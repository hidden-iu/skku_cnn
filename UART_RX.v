==> flow/design.v <==
module UART_RX #(
parameter clk_per_bit = 87)(
input clk,
input rst_n,
input serial_in,
output [15:0] serial_out,
output rx_done
);
parameter IDLE = 3'b000;
parameter RX_START = 3'b001;
parameter RX_DATA_BITS = 3'b010;
parameter RX_STOP_BIT = 3'b011;
parameter CLEANUP = 3'b100;
reg [15:0] rx_byte_reg;
reg [7:0] clk_count;
reg [2:0] bit_idx;  
reg [2:0] rx_state;
reg rx_data;
reg rx_done_reg;
reg rx_data_reg;
always @ (posedge clk)
begin
    rx_data_reg <= serial_in;
    rx_data <= rx_data_reg;
end
always @ (posedge clk or negedge rst_n)
begin
    if (~rst_n) begin
        rx_state <= IDLE;
        rx_data <= 1'b1;
        clk_count <= 8'd0;
        bit_idx <= 3'd7;
        rx_byte_reg <= 15'd0;
        rx_done_reg <= 1'b0;  
    end else begin
        case (rx_state)
        IDLE : begin
            if (rx_data == 0) begin
                rx_state <= RX_START;
            end
        end
        RX_START : begin
            if (clk_count == ((clk_per_bit - 1)/2)) begin
                if (rx_data == 0) begin
                    clk_count <= 8'd0;
                    rx_state <= RX_DATA_BITS;
                end else begin
                    rx_state <= IDLE;
                end
            end else begin
                clk_count <= clk_count + 8'd1;
            end
        end
        RX_DATA_BITS : begin
            if (clk_count < (clk_per_bit - 1)) begin
                clk_count <= clk_count + 8'd1;
            end else begin
                clk_count <= 8'd0;
                if (bit_idx >= 0) begin
                    bit_idx <= bit_idx - 3'd1;
                    rx_byte_reg[bit_idx] <= rx_data;
                end else begin
                    bit_idx <= 3'd7;
                    rx_state <= RX_STOP_BIT;
                end
            end
        end
        RX_STOP_BIT : begin
            if (clk_count < (clk_per_bit - 1)) begin
                clk_count <= clk_count + 1;
            end else begin
                clk_count <= 8'd0;
                rx_done_reg <= 1'b1;
                rx_state <= CLEANUP;
            end
        end
        CLEANUP : begin
            rx_state <= IDLE;
            rx_done_reg <= 1'b0;
        end
        default : begin
            rx_state <= IDLE;
        end
        endcase
    end
end
assign rx_done = rx_done_reg;
assign serial_out = rx_byte_reg;
endmodule
## Step by step through the tools: UART_RX

The steps from the RTL of UART_RX to its reports follow in flow order.
Lines are those of the file above, counted from 1.
A cell with n/a has no value.

- Top module: UART_RX
- Clock input: clk
- Standard-cell library: sky130hd
- Timing corner: tt_025C_1v80

## Word-level counts

Yosys after proc, flatten, opt, wreduce and memory -nomap, before mapping. Memory bits, and registers merged into a memory's read port (data or address), are not among the register bits. Print and check cells are not counted.

- Reductions and logical operators: 8
- Order comparisons: 2
- Equal/unequal tests: 10
- Multiplexer cells: 12
- Bitwise logic cells: 5
- Shift-type cells: 1
- Add/sub/neg operators: 4

Operators with widths:

| kind | count |
|---|---|
| 8-bit case mux with 3-bit select | 1 |
| 8-bit 2-to-1 mux | 3 |
| 1-bit by 4-bit variable shift with 16-bit output with constant A | 1 |
| 16-bit bitwise AND | 1 |
| 16-bit OR | 1 |
| 16-bit inverter | 1 |
| 8-bit by 1-bit adder with 8-bit output with constant B | 2 |
| 3-bit 2-to-1 mux | 5 |
| 3-bit case mux with 4-bit select | 1 |
| 2-bit != test with constant B | 5 |
| 8-bit by 6-bit equality test with 1-bit output with constant B | 1 |
| 8-bit by 7-bit < comparator with 1-bit output with constant B | 1 |
| 2-bit AND reduction | 3 |
| 3-bit by 2-bit equality test with 1-bit output with constant B | 2 |
| 5-bit AND reduction | 1 |
| 3-bit negator with 4-bit output | 1 |
| 3-bit by 1-bit subtractor with 3-bit output with constant B | 1 |
| 3-bit by 1-bit greater-or-equal comparator with 1-bit output with constant B | 1 |
| 3-bit by 1-bit equality test with 1-bit output with constant B | 1 |
| 3-bit equality test with constant B | 1 |
| 3-bit zero test | 1 |
| 3-bit AND reduction | 1 |
| 3-bit nonzero test | 1 |
| 1-bit inverter | 2 |
| 2-bit nonzero test | 1 |
| 1-bit case mux with 2-bit select | 1 |
| 1-bit 2-to-1 mux | 1 |

- Elaborated cells: 47
- Input port bits: 3
- Flip-flop bits (word level): 31
- Output and inout port bits: 17

## Depth

Longest topological path by Yosys (ltp), each cell counted once; first at word level (registers and memories cut), then after technology mapping (sequential cells cut; the memories' decode and read muxes count).

- Word-level depth: 5
- ABC_AREA: 0
- Depth in mapped cells: 4
- Mapped depth without buffers: 4

## Netlist

Yosys stat after the flow's synthesis: flattened, memories mapped to cells. It holds for the ABC_AREA given above (unset counts as 0); a run with the other value may have another netlist.
Totals and module areas in this step are rounded.

- Chip area (Yosys): 690 µm²
- Flip-flops: 11
- Cell count: 65
- Area of sequential cells: 280 µm²

Cell types:

| cell | count | area in all (µm²) |
|---|---|---|
| sky130_fd_sc_hd__dfrtp_1 | 11 | 275.264 |
| sky130_fd_sc_hd__buf_4 | 16 | 120.115 |
| sky130_fd_sc_hd__o311ai_2 | 4 | 65.062 |
| sky130_fd_sc_hd__a21oi_2 | 2 | 17.517 |
| sky130_fd_sc_hd__o2111ai_1 | 2 | 17.517 |
| sky130_fd_sc_hd__inv_1 | 4 | 15.014 |
| sky130_fd_sc_hd__nand2_1 | 4 | 15.014 |
| sky130_fd_sc_hd__a22oi_2 | 1 | 12.512 |
| sky130_fd_sc_hd__ha_1 | 1 | 12.512 |
| sky130_fd_sc_hd__nand4_1 | 2 | 12.512 |
| sky130_fd_sc_hd__o211ai_2 | 1 | 12.512 |
| sky130_fd_sc_hd__mux2i_1 | 1 | 10.01 |
| sky130_fd_sc_hd__nand3_2 | 1 | 10.01 |
| sky130_fd_sc_hd__a41oi_1 | 1 | 8.758 |
| sky130_fd_sc_hd__o21ai_2 | 1 | 8.758 |
| sky130_fd_sc_hd__o2bb2ai_1 | 1 | 8.758 |
| sky130_fd_sc_hd__and3_2 | 1 | 7.507 |
| sky130_fd_sc_hd__nand3b_1 | 1 | 7.507 |

Other cell types: 10; their cells: 10.

## Timing after synthesis

OpenSTA on the mapped netlist: ideal clock, no wires. The path of least setup slack (recovery checks aside). Input and output delay are each 20% of the period. Register names are those of the netlist, which keeps one name where synthesis merged equal registers.

- Kind: reg-to-reg
- Start: register clk_count[5]
- End: register clk_count[3]
- Library setup time: 101 ps
- Launch time at the first pin: 0 ps
- Driving pins on the path: 4
- Buffers on the path: 0
- Arrival: 1090 ps
- Delay of the path: 1191 ps
- Clock period: 1810 ps
- Slack: 620 ps
- Synthesis period reached: 1190 ps

"delay of the path" = arrival - input delay + setup time.
"driving pins on the path": output pins that drive a net of the path, with the launching flip-flop's if there is one; two outputs of one cell count as two.
"synthesis period reached" = period - worst setup slack (recovery checks aside). The figure is calculated, with input and output delays left at 20% of the set period.
The rows between start and end are the longest chain of elaborated cells between them; the timing report does not say that the signal goes this way. Where chains are equally long, one stands for them.
Each line given opens the expression or statement behind the cell; cells for indexed reads and writes are added by Yosys, which also makes memories of some case tables.
A register here has more assigning lines than the two given.

- Path through: sky130_fd_sc_hd__dfrtp_1 -> sky130_fd_sc_hd__a21oi_2 -> sky130_fd_sc_hd__o211ai_2 -> sky130_fd_sc_hd__o311ai_2
- Cells in the longest elaborated chain: 3
- Elaborated cells between the ends (all ways): 8
- Those cells by class: compare (1); eq/ne (2); mux (4); reduce/logical (1)

Ends and longest elaborated chain, after synthesis:

| item | line | RTL |
|---|---|---|
| start, declared | 15 | `reg [7:0] clk_count;` |
| start, assigned | 51 | `clk_count <= clk_count + 8'd1;` |
| start, assigned | 56 | `clk_count <= clk_count + 8'd1;` |
| 8-bit by 7-bit < comparator with 1-bit output | 69 | `if (clk_count < (clk_per_bit - 1)) begin` |
| 8-bit 2-to-1 mux | 69 |  |
| 8-bit case mux with 3-bit select | 36 | `case (rx_state)` |
| end, assigned | 51 |  |
| end, assigned | 56 |  |
| end, declared | 15 |  |

## Path in the finished layout

From the final timing report of job 2: the path of least setup slack in the routed layout; clock arrival at registers is part of the times.
The path's times are printed in steps of 10 ps; the period is the one set.

- Kind: reg-to-reg
- Start: register clk_count[5]
- End: register clk_count[3]
- Library setup time: 110 ps
- Driving pins on the path: 4
- Buffers on the path: 0
- Slack: -170 ps
- Clock period: 1100 ps
- Arrival: 1410 ps
- Launch time at the first pin: 260 ps

The rows between start and end are the longest chain of elaborated cells between them; the timing report does not say that the signal goes this way. Where chains are equally long, one stands for them.
A register here has more assigning lines than the two given.

- Path through: sky130_fd_sc_hd__dfrtp_1 -> sky130_fd_sc_hd__nand3b_1 -> sky130_fd_sc_hd__o211ai_2 -> sky130_fd_sc_hd__o311ai_2
- Cells in the longest elaborated chain: 3
- Elaborated cells between the ends (all ways): 8
- Those cells by class: compare (1); eq/ne (2); mux (4); reduce/logical (1)

Ends and longest elaborated chain, post-layout:

| item | line | RTL |
|---|---|---|
| start, declared | 15 | `reg [7:0] clk_count;` |
| start, assigned | 51 | `clk_count <= clk_count + 8'd1;` |
| start, assigned | 56 | `clk_count <= clk_count + 8'd1;` |
| 8-bit by 7-bit < comparator with 1-bit output | 69 | `if (clk_count < (clk_per_bit - 1)) begin` |
| 8-bit 2-to-1 mux | 69 |  |
| 8-bit case mux with 3-bit select | 36 | `case (rx_state)` |
| end, assigned | 51 |  |
| end, assigned | 56 |  |
| end, declared | 15 |  |

Record of 2 stored runs of the RTL-to-layout flow on UART_RX, platform sky130hd. The runs are unordered. Constraints: input delay and output delay 20% of the set period each, output load 0.01 pF.
"period achieved": clock period set for the run, less the worst setup slack. It is reckoned from that one timing run; input and output delays stay at 20% of the period that was set.
"critical path time" = time allowed to the worst setup path (clock period - input delay - output delay, where it has them) - its slack; a late launch clock adds to it, a late capture clock takes from it.
"total power after layout": no workload was simulated; the value follows from the tool's default switching activity.
"critical path time" is given in steps of 10 ps.
The measured numbers are rounded.

### Job 1

Settings: `period_ns=0.929`, `CORE_UTILIZATION=45`, `PLACE_DENSITY_LB_ADDON=0.23`, `CORE_ASPECT_RATIO=1.47`, `CELL_PAD_IN_SITES_DETAIL_PLACEMENT=2`, `ABC_AREA=0`, `GPL_ROUTABILITY_DRIVEN=0`, `SLEW_MARGIN=15`, `CAP_MARGIN=20`, `CORE_MARGIN=2`

Not finished: clock tree synthesis ended with error DPL-0033.

### Job 2

Settings: `period_ns=1.1`, `CORE_UTILIZATION=69`, `PLACE_DENSITY_LB_ADDON=0.13`, `TNS_END_PERCENT=70`, `GPL_ROUTABILITY_DRIVEN=0`, `CTS_CLUSTER_SIZE=64`, `CAP_MARGIN=25`, `MIN_ROUTING_LAYER=met1`, `MAX_ROUTING_LAYER=met5`, `CORE_MARGIN=2`, `SLEW_MARGIN=20`

- Total power after layout: 0.67 mW
- Area of the die: 1300 µm²
- Critical path time: 1270 ps
- Worst setup path type: reg-to-reg
- Period achieved: 1267 ps
- Synthesis area: 690 µm²
- Setup slack of the worst path: -170 ps
- Std-cell area (final layout): 790 µm²
